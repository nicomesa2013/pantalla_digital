==> flow/design.v <==
module uart_tx 
  #(parameter PulsePerBit = 434)
  (
   input       clk,
   input       i_DV, 
   input [7:0] i_Tx_Byte,  
   output reg  o_Tx_Serial
   );
  localparam s_IDLE         = 2'b00;
  localparam s_TX_START_BIT = 2'b01;
  localparam s_TX_DATA_BITS = 2'b10;
  localparam s_TX_STOP_BIT  = 2'b11;
  reg [1:0]    Estado     = 0;
  reg [8:0]    clk_Count = 0;
  reg [2:0]    Indice   = 0;
  reg [7:0]    r_Tx_Data     = 0;
  always @(posedge clk)
    begin
      case (Estado)
        s_IDLE :
          begin
            o_Tx_Serial   <= 1'b1;          
            clk_Count <= 0;
            Indice   <= 0;
            if (i_DV == 1'b1)
              begin
                r_Tx_Data   <= i_Tx_Byte;
                Estado   <= s_TX_START_BIT;
              end
            else
              Estado <= s_IDLE;
          end  
        s_TX_START_BIT :
          begin
            o_Tx_Serial <= 1'b0;
            if (clk_Count < PulsePerBit-1)
              begin
                clk_Count <= clk_Count + 1;
                Estado     <= s_TX_START_BIT;
              end
            else
              begin
                clk_Count <= 0;
                Estado     <= s_TX_DATA_BITS;
              end
          end  
        s_TX_DATA_BITS :
          begin
            o_Tx_Serial <= r_Tx_Data[Indice];
            if (clk_Count < PulsePerBit-1)
              begin
                clk_Count <= clk_Count + 1;
                Estado     <= s_TX_DATA_BITS;
              end
            else
              begin
                clk_Count <= 0;
                if (Indice < 7)
                  begin
                    Indice <= Indice + 1;
                    Estado   <= s_TX_DATA_BITS;
                  end
                else
                  begin
                    Indice <= 0;
                    Estado   <= s_TX_STOP_BIT;
                  end
              end
          end  
        s_TX_STOP_BIT :
          begin
            o_Tx_Serial <= 1'b1;
            if (clk_Count < PulsePerBit-1)
              begin
                clk_Count <= clk_Count + 1;
                Estado     <= s_TX_STOP_BIT;
              end
            else
              begin
                clk_Count <= 0;
                Estado <= s_IDLE;
              end
          end  
        default :
          Estado <= s_IDLE;
      endcase
    end
endmodule
**From RTL to reports: uart_tx**

What the tools print for uart_tx, step after step.
Lines are those of the file above, counted from 1.
Library cell names are shortened.
A cell with - has no value.

- Top module: uart_tx
- Clock input: clk
- Cell library: sky130hd
- Library corner: tt_025C_1v80

**After elaboration**

Source: Yosys, flattened and elaborated, memories not mapped. Widths are those after wreduce. Registers that Yosys merges into a memory's read port (data or address) are not register bits. Print and check cells do not count. Equal cells are merged and count once.

- Bits in registers: 23
- Latch bits: 0
- RAM bits: 0
- Memory bits (read-only): 0
- Word width x clocked read ports: 0
- Memories: 0
- Bits of input ports: 10
- Output and inout port bits: 1
- Elaborated cells: 32

- $add $sub $neg: 2
- Multipliers: 0
- Divide/modulo/power cells: 0
- $lt $le $gt $ge: 2
- Equality and inequality tests: 4
- Shift-type cells: 1
- Muxes and demuxes: 12
- Bitwise operators: 0
- Reduce/logical cells: 6

Operator list:

| cell | number |
|---|---|
| 9-bit case mux with 2-bit select | 1 |
| 9-bit by 1-bit adder with 9-bit output with constant B | 1 |
| 9-bit less-than comparator with constant B | 1 |
| 9-bit 2-to-1 mux | 1 |
| 8-bit by 3-bit variable part select with 1-bit output | 1 |
| 2-bit case mux with 4-bit select | 1 |
| 3-bit case mux with 2-bit select | 1 |
| 3-bit 2-to-1 mux | 2 |
| 2-bit == test with constant B | 2 |
| 2-bit AND reduction | 2 |
| 2-bit 2-to-1 mux | 2 |
| 3-bit by 1-bit adder with 3-bit output with constant B | 1 |
| 3-bit less-than comparator with constant B | 1 |
| 3-bit OR reduction | 1 |
| 1-bit case mux with 3-bit select | 1 |
| 1-bit 2-to-1 mux | 3 |
| 2-bit by 1-bit == test with 1-bit output with constant B | 1 |
| 2-bit != test with constant B | 1 |
| 2-bit logical NOT | 1 |
| 2-bit nonzero test | 1 |
| 2-bit OR reduction | 1 |

**Depth**

Depth = most cells in a row (Yosys ltp): at word level without a register or memory, in the mapped netlist without a sequential cell, where the memories' decode and read muxes count.

- Depth in word-level cells: 4
- ABC_AREA: 0
- Mapped depth: 6
- Depth with buffers taken out: 5

**Netlist**

Source: synth_stat.txt of the flow (Yosys; design flattened, memories mapped). It holds for the ABC_AREA given above (unset counts as 0); a run with the other value may have another netlist.

- Cells in the netlist: 93
- Mapped area: 0.0010635 mm^2
- Sequential part of the area: 0.0005705 mm^2
- Mapped flip-flops: 23
- Buffer cells: 2

Cells by type:

| cell type | number | total area (um^2) |
|---|---|---|
| edfxtp_1 | 11 | 330.317 |
| dfxtp_1 | 12 | 240.23 |
| ha_1 | 7 | 87.584 |
| mux2i_1 | 3 | 30.029 |
| nor2_1 | 8 | 30.029 |
| inv_1 | 7 | 26.275 |
| nand3_1 | 5 | 25.024 |
| mux4_2 | 1 | 22.522 |
| nor4_4 | 1 | 21.27 |
| or3_1 | 3 | 18.768 |
| xnor2_1 | 2 | 17.517 |
| a21oi_1 | 3 | 15.014 |
| nand2_1 | 4 | 15.014 |
| o21ai_0 | 3 | 15.014 |
| nand2b_1 | 2 | 12.512 |
| nand4_1 | 2 | 12.512 |
| o211ai_2 | 1 | 12.512 |
| a41o_1 | 1 | 10.01 |

Not listed: further types 16, cells in them 17.

**Worst setup path after synthesis**

Source: OpenSTA report_checks on the synthesized netlist (no wires, ideal clock, input and output delay 20% of the period each), path of least setup slack; recovery checks are left aside. Register names are those of the netlist, which keeps one name where synthesis merged equal registers.

- Kind: reg-to-reg
- Start point: register Indice[0]
- End point: register o_Tx_Serial
- Clock period: 1.36 ns
- Setup time: 0.116 ns
- Launch time at the first pin: 0.000 ns
- Arrival time: 1.284 ns
- Data required time: 1.244 ns
- Path slack: -0.040 ns
- Delay of the path: 1.400 ns
- Stages on the path: 4
- Buffers on the path: 0
- Synthesis period reached: 1.4 ns

"delay of the path" = arrival - input delay + setup time.
"stages on the path" counts driving pins, that of a launching flip-flop among them; a cell with two outputs on the path counts twice.
"synthesis period reached" = period - worst setup slack (recovery checks aside). The figure is calculated, with input and output delays left at 20% of the set period.
Between the ends stands the longest chain of elaborated cells between them, by number of cells; it is not shown to be the way that was timed. Of several equally long chains one is given.
Each line given opens the expression or statement behind the cell; cells for indexed reads and writes are added by Yosys, which also makes memories of some case tables.
At most two assigning lines are given for a register; there are more.

- Cell sequence: edfxtp_1 mux4_2 nand2b_1 a41o_1
- Cells in the longest elaborated chain: 2
- Elaborated cells on any way between the ends: 2
- RTL lines with such cells: 2
- Those cells by class: shift (1); mux (1)

RTL lines, path after synthesis:

| element | RTL line | RTL |
|---|---|---|
| from (decl) | 15 | `reg [2:0]    Indice   = 0;` |
| from (assign) | 24 | `Indice   <= 0;` |
| from (assign) | 60 | `Indice <= Indice + 1;` |
| 8-bit by 3-bit variable part select with 1-bit output | 49 | `o_Tx_Serial <= r_Tx_Data[Indice];` |
| 1-bit case mux with 3-bit select | 19 | `case (Estado)` |
| to (assign) | 22 | `o_Tx_Serial   <= 1'b1;` |
| to (assign) | 49 |  |
| to (decl) | 7 | `output reg  o_Tx_Serial` |

**Timing after layout**

Path of least setup slack in the final report of entry A (OpenROAD, finished layout, wires in). Where an end is a register, its clock arrival counts in the times.

- Kind: reg-to-output
- Start point: register o_Tx_Serial
- End point: output port o_Tx_Serial
- Clock period: 2.36 ns
- External output delay: 0.47 ns
- Launch time at the first pin: 0.31 ns
- Arrival time: 1.16 ns
- Data required time: 1.89 ns
- Path slack: 0.73 ns
- Stages on the path: 2
- Buffers on the path: 1

At most two assigning lines are given for a register; there are more.

- Cell sequence: dfxtp_1 clkdlybuf4s50_1
- Cells in the longest elaborated chain: 0
- Elaborated cells on any way between the ends: 0
- RTL lines with such cells: 0

RTL lines, path post-layout:

| element | RTL line | RTL |
|---|---|---|
| from (decl) | 7 | `output reg  o_Tx_Serial` |
| from (assign) | 22 | `o_Tx_Serial   <= 1'b1;` |
| from (assign) | 49 | `o_Tx_Serial <= r_Tx_Data[Indice];` |
| to (decl) | 7 |  |

Subject: flow runs of uart_tx

Hi,

Below are 2 stored runs of the flow (Yosys, OpenROAD; platform sky130hd) on uart_tx, each with its settings and what was measured, unordered. Constraints: input delay and output delay 20% of the set period each, output load 0.01 pF.
"achieved clock period" is the run's clock period less its worst setup slack. It is reckoned from that one timing run; input and output delays stay at 20% of the period that was set.
"time on the worst setup path" = time allowed to the worst setup path (clock period - input delay - output delay, where it has them) - its slack; a late launch clock adds to it, a late capture clock takes from it.
"total power after layout" is the tool's figure for a default switching activity; nothing was simulated.

### Entry A

Settings: `period_ns=2.36`, `CORE_UTILIZATION=49`, `SETUP_SLACK_MARGIN=-0.23`, `PLACE_DENSITY_LB_ADDON=0.14`, `CORE_ASPECT_RATIO=1.48`, `CELL_PAD_IN_SITES_GLOBAL_PLACEMENT=0`, `TNS_END_PERCENT=100`, `GPL_TIMING_DRIVEN=1`, `SLEW_MARGIN=20`, `MIN_ROUTING_LAYER=met1`, `CAP_MARGIN=20`, `CORE_MARGIN=2`

- Total power after layout: 1,051 uW
- Time on the worst setup path: 1.16 ns
- Critical path kind: reg-to-output
- Mapped cell area after synthesis: 0.0010635 mm^2
- Worst hold slack in the final report: 0.526 ns
- Area inside the die boundary: 0.0025662 mm^2
- Total negative slack: 0.000 ns
- Achieved clock period: 1.630 ns
- Std-cell area (final layout): 0.0012099 mm^2
- Utilization: 59.0 %
- Setup slack of the critical path: 0.730 ns

### Entry B

Settings: `period_ns=1.45`, `CORE_UTILIZATION=32`, `SETUP_SLACK_MARGIN=0.35`, `PLACE_DENSITY_LB_ADDON=0.14`, `CORE_ASPECT_RATIO=1.76`, `CELL_PAD_IN_SITES_DETAIL_PLACEMENT=2`, `GPL_TIMING_DRIVEN=0`, `GPL_ROUTABILITY_DRIVEN=1`, `CTS_CLUSTER_SIZE=76`, `MIN_ROUTING_LAYER=met1`, `MAX_ROUTING_LAYER=met5`, `CAP_MARGIN=20`, `CORE_MARGIN=2`, `SLEW_MARGIN=20`

- Total power after layout: 2,432 uW
- Time on the worst setup path: 1.37 ns
- Critical path kind: reg-to-reg
- Mapped cell area after synthesis: 0.0010635 mm^2
- Worst hold slack in the final report: 0.539 ns
- Area inside the die boundary: 0.0038192 mm^2
- Total negative slack: 0.000 ns
- Achieved clock period: 1.371 ns
- Std-cell area (final layout): 0.0016291 mm^2
- Utilization: 51.9 %
- Setup slack of the critical path: 0.079 ns

Regards
